==> flow/design.v <==
`timescale 1ns / 1ps
module Counter #(
    parameter WIDTH = 4,
    parameter MAX_COUNT = 10
)(
    input logic clk,
    input logic reset_n,
    input logic enable,
    output logic [WIDTH-1:0] count,
    output logic done
);
    always_ff @(posedge clk or negedge reset_n) begin
        if (!reset_n) begin
            count <= 0;
            done <= 0;
        end else if (enable) begin
            if (count == MAX_COUNT) begin
                count <= 0;
                done <= 1;
            end else begin
                count <= count + 1;
                done <= 0;
            end
        end
    end
endmodule
module ParityGenerator #(
    parameter PARITY_TYPE = 1,  
    parameter PARITY_ON = 0  
)(
    input  logic [7:0] data_in,  
    input  logic       enable,   
    output logic [8:0] data_out  
);
    logic parity_bit;
    always_comb begin
        if(PARITY_ON) begin
        parity_bit = ^data_in;
        if (PARITY_TYPE)      
         parity_bit = ~parity_bit;
        data_out={data_in, parity_bit} ;
        end
        else
        data_out={1'b0,data_in};
            end
endmodule
`timescale 1ns / 1ps
module ShiftRegister #(
    parameter WIDTH = 10
)(
    input logic clk,
    input logic reset_n,
    input logic load,
    input logic shift,
    input logic [WIDTH-1:0] data_in,
    output logic data_out
);
    logic [WIDTH-1:0] shift_reg;
    always_ff @(posedge clk or negedge reset_n) begin
        if (!reset_n) begin
            shift_reg <= 0;
            data_out <= 1;
        end else if (load) begin
        shift_reg <= {data_in,1'b0};
        end else if (shift) begin
            data_out <= shift_reg[0];
            shift_reg <= shift_reg >> 1;
        end
        else 
        data_out <=1;
    end
endmodule
`timescale 1ns / 1ps
module TX_DataPath (
   input logic clk,
    input logic reset_n,
    input logic load,
    input logic [7:0] TX_data,
    input logic parity_enable,
    output logic TX_out,
    output logic CountSig
);
    parameter COUNTER_WIDTH = 4;
    parameter COUNTER_MAX = 9;
    parameter SHIFT_REG_WIDTH = 9;
    parameter PARITY_TYPE =0;
    logic [COUNTER_WIDTH-1:0] count;
    logic shift;
    logic [8:0] TX_Data_with_parity; 
    ParityGenerator #(
        .PARITY_TYPE(PARITY_TYPE),
        .PARITY_ON(1)
    ) ParityGen_inst (
        .data_in(TX_data),
        .enable(parity_enable),
        .data_out(TX_Data_with_parity)
    );
    Counter #(
        .WIDTH(COUNTER_WIDTH),
        .MAX_COUNT(COUNTER_MAX)
    ) counter_inst (
        .clk(clk),
        .reset_n(reset_n),
        .enable(load || shift),
        .count(count),
        .done(CountSig)
    );
    ShiftRegister #(
        .WIDTH(SHIFT_REG_WIDTH)
    ) shift_reg_inst (
        .clk(clk),
        .reset_n(reset_n),
        .load(load),
        .shift(shift),
        .data_in(TX_Data_with_parity),
        .data_out(TX_out)
    );
    assign shift = (count > 0 && count<= COUNTER_MAX);
endmodule
`timescale 1ns / 1ps
module Transmitter(
    input logic clk,
    input logic reset_n,
    input logic startBTNC,startBTNU,
    input reg [8:0] TX_Data,  
    output logic TX_out
);
       logic CountSig,load;
       TX_DataPath #(
            .COUNTER_WIDTH(4),
            .COUNTER_MAX(10),
            .SHIFT_REG_WIDTH(9)
        ) TX_DataPath_inst (
            .clk(clk),
            .reset_n(reset_n),
            .load(load),
            .parity_enable(startBTNU),
            .TX_data(TX_Data),
            .TX_out(TX_out),
            .CountSig(CountSig)
        );
    Tx_Control Tx_Control_inst (
        .clk(clk),
        .reset_n(reset_n),
        .startBTNC(startBTNC),
        .COUNT(CountSig),
        .Parity(1),
        .TX_load(load)
    );
endmodule
`timescale 1ns / 1ps
module Tx_Control(
    input logic clk,
    input logic reset_n,
    input logic startBTNC,
    input logic COUNT,Parity,
    output logic TX_load
    );
typedef enum logic [1:0] {
        IDLE,
        Transmit,
       ParityStop
    } state_t;
        state_t current_state, next_state;
    always_ff @(posedge clk or negedge reset_n) begin
        if (!reset_n)
            current_state <= IDLE;
        else
            current_state <= next_state;
    end
    always_comb begin
        case (current_state)
        IDLE: begin if(startBTNC ==1) 
                    next_state = Transmit;    
                    else 
                    next_state = IDLE;
                end
        Transmit: begin  if(COUNT && !Parity )  
                    next_state = IDLE;
                   else if(COUNT && Parity )    
                      next_state = ParityStop; 
                      else                    
                      next_state = Transmit; 
                 end 
        ParityStop: begin 
                    next_state = IDLE;
                 end
            default: next_state = IDLE;
        endcase
    end
         always_comb begin
                case (current_state)
                    IDLE: begin
                        TX_load =1;
                    end
                    Transmit: begin
                        TX_load=0;
                    end
                     ParityStop: begin
                        TX_load =0;
                    end
                    default:  TX_load = 0;
                endcase
            end
endmodule
Tool chain data of Transmitter
Tool output for the design above, in the order of the flow.
Lines are those of the file above, counted from 1.
Library cell names are shortened.
{"block": "inputs", "top": "Transmitter", "clock_port": "clk", "lib": "sky130hd", "corner": "tt_025C_1v80"}

Elaborated design
Yosys after proc, flatten, opt, wreduce and memory -nomap, before mapping. Memory bits, and registers merged into a memory's read port (data or address), are not among the register bits. Print and check cells are not counted. Equal cells are merged and count once.
{"block": "word_totals", "regBits": 17, "in_bits": 13, "output_inout_bits": 1}
{"block": "op_classes", "add_sub_neg": 1, "compare": 2, "eq_ne": 2, "muxes": 9, "n_reduce_logical": 5}
{"block": "op_table", "op": "9-bit two-way mux", "n": 2}
{"block": "op_table", "op": "8-bit XOR reduction", "n": 1}
{"block": "op_table", "op": "4-bit by 1-bit adder with 4-bit output (second input constant)", "n": 1}
{"block": "op_table", "op": "4-bit by 1-bit greater-than comparator with 1-bit output (second input constant)", "n": 1}
{"block": "op_table", "op": "4-bit <= comparator (second input constant)", "n": 1}
{"block": "op_table", "op": "4-bit == test (second input constant)", "n": 1}
{"block": "op_table", "op": "2-bit parallel mux with 2-bit select", "n": 1}
{"block": "op_table", "op": "4-bit two-way mux", "n": 1}
{"block": "op_table", "op": "1-bit two-way mux", "n": 4}
{"block": "op_table", "op": "2-bit by 1-bit == test with 1-bit output (second input constant)", "n": 1}
{"block": "op_table", "op": "2-bit logical NOT", "n": 1}
{"block": "op_table", "op": "2-bit nonzero test", "n": 1}
{"block": "op_table", "op": "2-bit two-way mux", "n": 1}
{"block": "op_table", "op": "1-bit logical AND", "n": 1}
{"block": "op_table", "op": "1-bit logical OR", "n": 1}

Logic depth
Yosys ltp: most cells in a row. Word level: on the elaborated netlist, between registers, memories and ports. Mapped: between sequential cells and ports; inverters and the memories' decode and read muxes count.
{"block": "logic_depth", "ltp_word": 4, "abc_area": 1, "depth_mapped": 9, "depth_no_buf": 9}

Synthesis result
Yosys stat after the flow's synthesis: flattened, memories mapped to cells. It holds for the ABC_AREA given above (unset counts as 0); a run with the other value may have another netlist.
Totals and module areas in this step are rounded.
{"block": "by_type", "cell": "dfrtp_1", "n": 16}
{"block": "by_type", "cell": "nand2_1", "n": 55}
{"block": "by_type", "cell": "inv_1", "n": 18}
{"block": "by_type", "cell": "dfstp_2", "n": 2}
{"block": "by_type", "cell": "o21ai_0", "n": 8}
{"block": "by_type", "cell": "o21ai_1", "n": 7}
{"block": "by_type", "cell": "o211ai_1", "n": 3}
{"block": "by_type", "cell": "nand3_1", "n": 4}
{"block": "by_type", "cell": "nand2_2", "n": 3}
{"block": "by_type", "cell": "nand4_1", "n": 3}
{"block": "by_type", "cell": "nor2_1", "n": 5}
{"block": "by_type", "cell": "buf_8", "n": 1}
{"block": "by_type", "cell": "buf_6", "n": 1}
{"block": "by_type", "cell": "nand2_4", "n": 1}
{"block": "by_type", "cell": "o21ai_2", "n": 1}
{"block": "by_type", "cell": "xnor2_1", "n": 1}
{"block": "by_type", "cell": "xor2_1", "n": 1}
{"block": "by_type", "cell": "o21bai_1", "n": 1}
Other cell types: 4; their cells: 4.
{"block": "mapped", "stdcells": 135, "synth_area_um2": 990, "flip_flops": 18, "n_buf": 3}

Worst setup path after synthesis
Path of least setup slack by OpenSTA after synthesis, without wires, with an ideal clock, recovery checks aside; 20% of the period is set as input and as output delay. Where synthesis merged equal registers, the netlist keeps one of their names.
{"block": "synth_path", "path_type": "register to register", "startpoint": "register Tx_Control_inst.current_state", "endpoint": "register TX_DataPath_inst.shift_reg_inst.shift_reg[5]", "tclk_ns": 2.89, "launch_ns": 0.000, "arrival_ns": 1.024, "t_required_ns": 2.767, "setup_slack_ns": 1.743, "delay_ns": 1.147, "path_stages": 7, "n_path_buf": 1, "synth_period_reached_ns": 1.147}
"delay_ns" = arrival - input delay + setup time.
"path_stages": output pins that drive a net of the path, with the launching flip-flop's if there is one; two outputs of one cell count as two.
"synth_period_reached_ns" = period - worst setup slack (recovery checks aside). The figure is calculated, with input and output delays left at 20% of the set period.
An end named without its bit number is one bit of that signal or, where synthesis recoded a state register, one of its new flip-flops.
A register here has more assigning lines than the two given.
{"block": "synth_via", "path_cell_list": "dfstp_2 -> inv_1 -> nand2_4 -> inv_4 -> buf_8 -> nand2_1 -> o21ai_2"}
{"block": "synth_rtl", "element": "start: declaration", "line_no": 164, "rtl": "state_t current_state, next_state;"}
{"block": "synth_rtl", "element": "start: assignment", "line_no": 167, "rtl": "current_state <= IDLE;"}
{"block": "synth_rtl", "element": "start: assignment", "line_no": 169, "rtl": "current_state <= next_state;"}
{"block": "synth_rtl", "element": "end: assignment", "line_no": 64, "rtl": "shift_reg <= {data_in,1'b0};"}
{"block": "synth_rtl", "element": "end: assignment", "line_no": 67, "rtl": "shift_reg <= shift_reg >> 1;"}
{"block": "synth_rtl", "element": "end: declaration", "line_no": 58, "rtl": "logic [WIDTH-1:0] shift_reg;"}
No chain of elaborated cells between the ends is given.

Timing after layout
From the final timing report of stored run 1: the path of least setup slack in the routed layout; clock arrival at registers is part of the times.
{"block": "layout_path", "path_type": "register to output", "startpoint": "register TX_DataPath_inst.shift_reg_inst.data_out", "endpoint": "output TX_out", "tclk_ns": 2.32, "launch_ns": 0.25, "arrival_ns": 1.31, "t_required_ns": 1.86, "setup_slack_ns": 0.54, "path_stages": 2, "n_path_buf": 1}
A register here has more assigning lines than the two given.
{"block": "layout_via", "path_cell_list": "dfstp_2 -> clkdlybuf4s50_1", "elab_chain_len": 0}
{"block": "layout_rtl", "element": "start: declaration", "line_no": 56, "rtl": "output logic data_out"}
{"block": "layout_rtl", "element": "start: assignment", "line_no": 62, "rtl": "data_out <= 1;"}
{"block": "layout_rtl", "element": "start: assignment", "line_no": 66, "rtl": "data_out <= shift_reg[0];"}
{"block": "layout_rtl", "element": "end: declaration", "line_no": 126, "rtl": "output logic TX_out"}

--- measured runs ---
Top module Transmitter; platform sky130hd; tools Yosys and OpenROAD; 2 stored runs in no particular order. Input and output delays are each 20% of the period that was set; the output load is 0.01 pF.
"timing.achieved_period_ns": clock period set for the run, less the worst setup slack. It is reckoned from that one timing run; input and output delays stay at 20% of the period that was set.
"worst_path_ns" = time allowed to the worst setup path (clock period - input delay - output delay, where it has them) - its slack; a late launch clock adds to it, a late capture clock takes from it.
"totalPower_uw" is the tool's figure for a default switching activity; nothing was simulated.
Results are given in rounded form.

{"run": "stored run 1", "settings": { "period_ns": 2.32, "CORE_UTILIZATION": 20, "PLACE_DENSITY_LB_ADDON": 0.18, "CORE_ASPECT_RATIO": 1.54, "CORE_MARGIN": 6, "CELL_PAD_IN_SITES_DETAIL_PLACEMENT": 1, "ABC_AREA": 1, "GPL_TIMING_DRIVEN": 0, "CTS_CLUSTER_DIAMETER": 208, "MIN_ROUTING_LAYER": "met2", "CAP_MARGIN": 20, "SLEW_MARGIN": 20 }, "results": { "totalPower_uw": 1400, "timing.setup.tns_ns": 0.000, "worst_path_ns": 1.31, "worst_setup_path_type": "register to output", "finish.utilization_pct": 26, "ys_area_um2": 990, "setup_ws_ns": 0.54, "design_die_area_um2": 6800, "final_stdcell_area_um2": 1200, "timing.achieved_period_ns": 1.778 }}
{"run": "stored run 2", "settings": { "period_ns": 1.55, "CORE_UTILIZATION": 19, "SETUP_SLACK_MARGIN": 0.31, "HOLD_SLACK_MARGIN": 0.08, "TNS_END_PERCENT": 40, "CTS_CLUSTER_SIZE": 34, "CTS_CLUSTER_DIAMETER": 104, "SLEW_MARGIN": 10, "MAX_ROUTING_LAYER": "met5", "CAP_MARGIN": 20, "CORE_MARGIN": 2 }, "results": { "totalPower_uw": 980, "timing.setup.tns_ns": -0.006, "worst_path_ns": 1.55, "worst_setup_path_type": "register to register", "finish.utilization_pct": 27, "ys_area_um2": 930, "setup_ws_ns": -0.003, "design_die_area_um2": 5500, "final_stdcell_area_um2": 1300, "timing.achieved_period_ns": 1.553 }}
--- end ---
